==> flow/design.v <==
parameter
    ZERO      = 32'd0,
    OPAND     = 5'd0,
    OPOR      = 5'd1,
    OPXOR     = 5'd2,
    OPADD     = 5'd3,
    OPSUB     = 5'd4,
    OPSLT     = 5'd5,
    OPSLTU    = 5'd6,
    OPSLL     = 5'd7,
    OPSRL     = 5'd8,
    OPSRA     = 5'd9,
    OPLUI     = 5'd10,  
    OPMUL     = 5'd11,
    OPMULH    = 5'd12,
    OPMULHU   = 5'd13,
    OPMULHSU  = 5'd14,
    OPDIV     = 5'd15,
    OPDIVU    = 5'd16,
    OPREM     = 5'd17,
    OPREMU    = 5'd18,
    OPNULL    = 5'd31;  
parameter
    OPC_LOAD      = 7'b0000011,
    OPC_OPIMM     = 7'b0010011,
    OPC_STORE     = 7'b0100011,
    OPC_RTYPE     = 7'b0110011,
    OPC_BRANCH    = 7'b1100011,
    OPC_JALR      = 7'b1100111,
    OPC_JAL       = 7'b1101111,
    OPC_LUI       = 7'b0110111;  
parameter
    FUNCT7_ADD    = 7'b0000000,
    FUNCT7_SUB    = 7'b0100000,
    FUNCT7_SLT    = 7'b0000000,
    FUNCT7_OR     = 7'b0000000,
    FUNCT7_AND    = 7'b0000000;  
parameter
    FUNCT3_LW     = 3'b010,
    FUNCT3_SW     = 3'b010,	
    FUNCT3_ADD    = 3'b000,
    FUNCT3_SUB    = 3'b000,
    FUNCT3_SLT    = 3'b010,
    FUNCT3_OR     = 3'b110,
    FUNCT3_AND    = 3'b111,	
    FUNCT3_BEQ    = 3'b000,
    FUNCT3_JALR   = 3'b000;  
parameter
    TEXT_ADDRESS  = 32'h0040_0000,
    DATA_ADDRESS  = 32'h1001_0000,
    STACK_ADDRESS = 32'h1001_03FC,
    GP            = DATA_ADDRESS;  
module Control (
    input  wire clock,
    input  wire reset,
    input  wire [6:0] opcode,
    input  wire [2:0] funct3, 
    output reg EscrevePCCond, EscrevePC, IouD, EscreveMem, LeMem, EscreveIR,
    output reg Mem2Reg, 
    output reg [1:0] OrigPC, 
    output reg [1:0] ALUOp,
    output reg [1:0] OrigBULA, 
    output reg OrigAULA, EscreveReg,
    output reg [3:0] Estado
);
    localparam [3:0]
        S_FETCH     = 4'd0,
        S_DECODE    = 4'd2,
        S_MEM_ADDR  = 4'd3,
        S_MEM_READ  = 4'd4,
        S_MEM_WRITE = 4'd5,
        S_MEM_WB    = 4'd6,
        S_EXEC_R    = 4'd7,
        S_R_WB      = 4'd8,
        S_EXEC_I    = 4'd9,
        S_I_WB      = 4'd10,
        S_BRANCH    = 4'd11,
        S_JAL       = 4'd12,
        S_JALR      = 4'd13,
        S_LUI       = 4'd14;
    reg [3:0] estado_atual, proximo_estado;
    reg [1:0] wait_counter;
    always @(posedge clock or posedge reset) begin
        if (reset) begin
            estado_atual <= S_FETCH;
            wait_counter <= 0;
        end else begin
            estado_atual <= proximo_estado;
            if (proximo_estado == S_FETCH || proximo_estado == S_MEM_READ) begin
                 if (estado_atual == proximo_estado) 
                    wait_counter <= wait_counter + 1'b1;
                 else 
                    wait_counter <= 0;
            end else begin
                wait_counter <= 0;
            end
        end
    end
    always @(*) Estado = estado_atual;
    always @(*) begin
        proximo_estado = estado_atual;  
        case (estado_atual)
            S_FETCH: begin
                if (wait_counter >= 2'd1) proximo_estado = S_DECODE;
                else proximo_estado = S_FETCH;  
            end
            S_DECODE: begin
                case (opcode)
                    OPC_RTYPE:  proximo_estado = S_EXEC_R;
                    OPC_OPIMM:  proximo_estado = S_EXEC_I;
                    OPC_LOAD:   proximo_estado = S_MEM_ADDR;
                    OPC_STORE:  proximo_estado = S_MEM_ADDR;
                    OPC_BRANCH: proximo_estado = S_BRANCH;
                    OPC_JAL:    proximo_estado = S_JAL;
                    OPC_JALR:   proximo_estado = S_JALR;
                    OPC_LUI:    proximo_estado = S_LUI;
                    default:    proximo_estado = S_FETCH;
                endcase
            end
            S_MEM_ADDR: proximo_estado = (opcode == OPC_LOAD) ? S_MEM_READ : S_MEM_WRITE;
            S_MEM_READ: begin
                if (wait_counter >= 2'd1) proximo_estado = S_MEM_WB;
                else proximo_estado = S_MEM_READ;  
            end
            S_MEM_WRITE, S_MEM_WB, S_R_WB, S_I_WB, S_BRANCH, S_JAL, S_JALR, S_LUI: proximo_estado = S_FETCH;
            S_EXEC_R:   proximo_estado = S_R_WB;
            S_EXEC_I:   proximo_estado = S_I_WB;
            default:    proximo_estado = S_FETCH;
        endcase
    end
    always @(*) begin
        EscrevePCCond=0; EscrevePC=0; IouD=0; EscreveMem=0; LeMem=0; EscreveIR=0;
        Mem2Reg=0; EscreveReg=0; OrigAULA=0; OrigPC=0; ALUOp=2'b00; OrigBULA=0;
        case (estado_atual)
            S_FETCH: begin
                LeMem = 1; 
                IouD = 0;        
                OrigAULA = 0;    
                OrigBULA = 1;    
                ALUOp = 2'b00;   
                OrigPC = 0;      
                if (wait_counter >= 2'd1) begin
                    EscrevePC = 1;
                    EscreveIR = 1;
                end
            end
            S_DECODE: begin OrigAULA=0; OrigBULA=2; ALUOp=0; end  
            S_EXEC_R: begin OrigAULA=1; OrigBULA=0; ALUOp=2'b10; end
            S_EXEC_I: begin OrigAULA=1; OrigBULA=2; ALUOp=2'b00; end
            S_LUI:    begin 
                OrigAULA=1; OrigBULA=2; 
                ALUOp=2'b11;  
                EscreveReg=1; 
            end
            S_MEM_ADDR: begin OrigAULA=1; OrigBULA=2; ALUOp=0; end
            S_MEM_READ: begin 
                LeMem=1; 
                IouD=1;  
            end
            S_MEM_WB:   begin EscreveReg=1; Mem2Reg=1; end
            S_MEM_WRITE:begin EscreveMem=1; IouD=1; end
            S_R_WB, S_I_WB: begin EscreveReg=1; Mem2Reg=0; end
            S_BRANCH:   begin 
                OrigAULA=1; OrigBULA=0; ALUOp=2'b01;  
                EscrevePCCond=1; OrigPC=1;  
            end
            S_JAL:      begin EscrevePC=1; OrigPC=1; EscreveReg=1; end
            S_JALR:     begin OrigAULA=1; OrigBULA=2; ALUOp=0; EscrevePC=1; OrigPC=0; EscreveReg=1; end
        endcase
    end
endmodule
======== Reports on Control ========
The steps from the RTL of Control to its reports follow in flow order.
Line numbers count from 1 in the design file above.
Library cell names are shortened.
A cell with -- has no value.
inputs
  top module .............................. Control
  clock ................................... clock
  standard-cell library ................... sky130hd
  library corner .......................... tt_025C_1v80

======== Word level ========
Counts by Yosys on the flattened word-level netlist (proc, flatten, opt, wreduce; memories kept). Register bits leave out memories and registers merged into their read ports (data or address); mux counts leave out enables and synchronous resets folded into registers. Print and check cells are left out.
bit counts
  output and inout port bits .............. 19
  input port bits ......................... 12
  register bits after elaboration ......... 6
  cells after elaboration ................. 58
operators by class
  add/sub/neg operators ................... 1
  mux-type cells .......................... 20
  equal/unequal tests ..................... 23
  $lt $le $gt $ge ......................... 1
  reduce/logical cells .................... 11
operators with widths
  operator                                              count
  equality test 4 bit (second input constant)           7
  parallel mux 4 bit (select 7 bit)                     1
  parallel mux 4 bit (select 6 bit)                     1
  equality test 7 x 6 -> 1 bit (second input constant)  3
  equality test 7 bit (second input constant)           3
  equality test 4 x 3 -> 1 bit (second input constant)  5
  OR reduction 6 bit                                    2
  two-way mux 1 bit                                     11
  OR reduction 2 bit                                    5
  equality test 4 x 2 -> 1 bit (second input constant)  2
  logical NOT 4 bit                                     2
  two-way mux 2 bit                                     4
  equality test 7 x 2 -> 1 bit (second input constant)  1
  equality test 7 x 5 -> 1 bit (second input constant)  1
  parallel mux 2 bit (select 3 bit)                     1
  OR reduction 5 bit                                    1
  equality test 4 bit                                   1
  parallel mux 2 bit (select 2 bit)                     1
  adder 2 x 1 -> 2 bit (second input constant)          1
  >= comparator 2 x 1 -> 1 bit (second input constant)  1
  parallel mux 1 bit (select 2 bit)                     1
  logical OR 1 bit                                      1

======== Depth ========
Depth = most cells in a row (Yosys ltp): at word level without a register or memory, in the mapped netlist without a sequential cell, where the memories' decode and read muxes count.
depth
  depth after elaboration ................. 7
  ABC_AREA ................................ 1
  gate-level depth with buffers ........... 10
  mapped depth without buffers ............ 10

======== Mapped cells and area ========
Yosys stat after the flow's synthesis: flattened, memories mapped to cells. It holds for the ABC_AREA given above (unset counts as 0); a run with the other value may have another netlist.
cells by type
  type      count  total area (µm²)
  dfrtp_1   6      150.144
  nand2_1   26     97.594
  nor2_1    20     75.072
  inv_1     16     60.058
  o21ai_0   5      25.024
  nor2_4    2      22.522
  nand3_2   2      20.019
  inv_2     5      18.768
  nand2_2   3      18.768
  nor2_2    3      18.768
  o21ai_2   2      17.517
  nor3_4    1      16.266
  nand3b_1  2      15.014
  nor3_1    3      15.014
  ha_1      1      12.512
  a2111o_1  1      11.261
  buf_6     1      11.261
  nand3_1   2      10.01
Other cell types: 8; their cells: 8.
synthesis totals
  buffer cells ............................ 2
  flip-flops .............................. 6
  chip area (Yosys) ....................... 668.1 µm²
  cells in the netlist .................... 109
  sequential part of the area ............. 150.1 µm²

======== Timing after synthesis ========
Source: OpenSTA report_checks on the synthesized netlist (no wires, ideal clock, input and output delay 20% of the period each), path of least setup slack; recovery checks are left aside. Register names are those of the netlist, which keeps one name where synthesis merged equal registers.
timing path post-synthesis
  kind .................................... register to output
  from .................................... reg estado_atual[1]
  to ...................................... out EscrevePC
  data arrival time ....................... 1.233 ns
  data required time ...................... 1.648 ns
  path slack .............................. 0.415 ns
  delay of the path ....................... 1.233 ns
  path buffers ............................ 0
  stages on the path ...................... 6
  clock period ............................ 2.06 ns
  output delay ............................ 0.412 ns
  launch time at the first pin ............ 0.000 ns
  synthesis period reached ................ 1.645 ns
"delay of the path" is the arrival time less input delay plus setup time.
At an output port there is no setup time.
"stages on the path": output pins that drive a net of the path, with the launching flip-flop's if there is one; two outputs of one cell count as two.
"synthesis period reached" = period - worst setup slack (recovery checks aside). The figure is calculated, with input and output delays left at 20% of the set period.
The rows between start and end are the longest chain of elaborated cells between them; the timing report does not say that the signal goes this way. Where chains are equally long, one stands for them.
Each line given opens the expression or statement behind the cell; cells for indexed reads and writes are added by Yosys, which also makes memories of some case tables.
between the ends, post-synthesis
  cells stage by stage .................... dfrtp_1 nor2_1 nand2_1 nor2_1 inv_1 o21ai_0
  cells in the longest elaborated chain ... 3
  elaborated cells between the ends (all ways) .. 5
  classes of those cells .................. 2 x eq/ne; 1 x mux; 2 x reduce/logical
RTL lines, path post-synthesis
  item                               line  source
  from (decl)                        81    reg [3:0] estado_atual, proximo_estado;
  from (assign)                      85    estado_atual <= S_FETCH;
  from (assign)                      88    estado_atual <= proximo_estado;
  equality test 4 bit                134   case (estado_atual)
  OR reduction 2 bit                 --
  parallel mux 1 bit (select 2 bit)  134
  to (decl)                          58    output reg EscrevePCCond, EscrevePC, IouD, EscreveMem, LeMem, EscreveIR,
Some nets on the timed path still bear RTL names; the line given drives or declares the net.
nets with RTL names, path post-synthesis
  signal     line
  EscreveIR  134

======== Timing after layout ========
Path of least setup slack in the final report of flow run 1 (OpenROAD, finished layout, wires in). Where an end is a register, its clock arrival counts in the times.
timing path after layout
  kind .................................... register to register
  from .................................... reg estado_atual[1]
  to ...................................... reg wait_counter[0]
  stages on the path ...................... 11
  path slack .............................. -0.03 ns
  launch time at the first pin ............ 0.25 ns
  data required time ...................... 2.14 ns
  setup time .............................. 0.09 ns
  path buffers ............................ 4
  clock period ............................ 1.98 ns
  data arrival time ....................... 2.17 ns
The rows between start and end are the longest chain of elaborated cells between them; the timing report does not say that the signal goes this way. Where chains are equally long, one stands for them.
At most two assigning lines are given for a register; there are more.
between the ends, after layout
  cells stage by stage .................... dfrtp_1 buf_4 nor2_4 buf_4 buf_4 buf_4 nand2_1 o21ai_0 o31ai_1 nand2_1 nor3_1
  cells in the longest elaborated chain ... 5
  elaborated cells between the ends (all ways) .. 13
  classes of those cells .................. 7 x eq/ne; 3 x mux; 3 x reduce/logical
RTL lines, path after layout
  item                               line  source
  from (decl)                        81    reg [3:0] estado_atual, proximo_estado;
  from (assign)                      85    estado_atual <= S_FETCH;
  from (assign)                      88    estado_atual <= proximo_estado;
  equality test 4 bit                102   case (estado_atual)
  parallel mux 4 bit (select 6 bit)  102
  equality test 4 bit                90    if (estado_atual == proximo_estado)
  two-way mux 2 bit                  90
  two-way mux 2 bit                  89    if (proximo_estado == S_FETCH || proximo_estado == S_MEM_READ) begin
  to (assign)                        86    wait_counter <= 0;
  to (assign)                        91    wait_counter <= wait_counter + 1'b1;
  to (decl)                          82    reg [1:0] wait_counter;

## Implementation results

Below are 2 stored runs of the flow (Yosys, OpenROAD; platform sky130hd) on Control, each with its settings and what was measured, unordered. Constraints: input delay and output delay 20% of the set period each, output load 0.01 pF.
"achieved clock period (ns)" = clock period - worst setup slack. The figure is calculated, with input and output delays left at 20% of the set period.
"worst setup path time (ns)" is the time allowed to the run's worst setup path (the clock period less input and output delay, where it has them) less its slack. Clock arrival times count: a late capture clock shortens it, a late launch clock lengthens it.

Flow files of flow run 1
==> flow/run.sh <==
#!/bin/bash
# the make line also repeats the synthesis and layout settings of config.mk as NAME=value (left out here)
make -C /OpenROAD-flow-scripts/flow DESIGN_CONFIG=/design/flow/config.mk WORK_HOME=/design/flow/orfs CLKGATE_MAP_FILE= finish
==> flow/config.mk <==
export PLATFORM = sky130hd
export DESIGN_NAME = Control
export DESIGN_NICKNAME = Control
export VERILOG_FILES = /design/flow/design.v
export SDC_FILE = /design/flow/constraint.sdc
export NUM_CORES = 4
export LEC_CHECK = 0
export ABC_AREA = 1
export CAP_MARGIN = 20
export CORE_ASPECT_RATIO = 0.93
export CORE_MARGIN = 2
export CORE_UTILIZATION = 49
export CTS_CLUSTER_SIZE = 44
export MAX_ROUTING_LAYER = met4
export PLACE_DENSITY_LB_ADDON = 0.23
export SLEW_MARGIN = 40
==> flow/constraint.sdc <==
create_clock -name core_clock -period 1.98 [get_ports {clock}]
set_input_delay 0.3960 -clock core_clock [delete_from_list [all_inputs] [get_ports {clock}]]
set_output_delay 0.3960 -clock core_clock [all_outputs]
set_load 0.01 [all_outputs]

report of flow run 1
yosys chip area after synthesis (um^2): 668.1
finish__design__die__area: 1675.1
finish__design__instance__area__stdcell: 1176.1
finish__timing__setup__ws: -0.033
finish__timing__setup__tns: -0.061
finish__timing__hold__ws: 0.362
achieved clock period (ns): 2.013
worst setup path time (ns): 2.01
worst setup path kind: register to register

Flow files of flow run 2
==> flow/run.sh <==
#!/bin/bash
# the make line also repeats the synthesis and layout settings of config.mk as NAME=value (left out here)
make -C /OpenROAD-flow-scripts/flow DESIGN_CONFIG=/design/flow/config.mk WORK_HOME=/design/flow/orfs CLKGATE_MAP_FILE= finish
==> flow/config.mk <==
export PLATFORM = sky130hd
export DESIGN_NAME = Control
export DESIGN_NICKNAME = Control
export VERILOG_FILES = /design/flow/design.v
export SDC_FILE = /design/flow/constraint.sdc
export NUM_CORES = 4
export LEC_CHECK = 0
export CAP_MARGIN = 30
export CELL_PAD_IN_SITES_DETAIL_PLACEMENT = 0
export CORE_MARGIN = 2
export CORE_UTILIZATION = 72
export GPL_TIMING_DRIVEN = 0
export HOLD_SLACK_MARGIN = 0.25
export PLACE_DENSITY = 0.55
export SETUP_SLACK_MARGIN = 0.25
export SLEW_MARGIN = 40
==> flow/constraint.sdc <==
create_clock -name core_clock -period 1.18 [get_ports {clock}]
set_input_delay 0.2360 -clock core_clock [delete_from_list [all_inputs] [get_ports {clock}]]
set_output_delay 0.2360 -clock core_clock [all_outputs]
set_load 0.01 [all_outputs]

report of flow run 2: did not finish, floorplan, PDN-0185
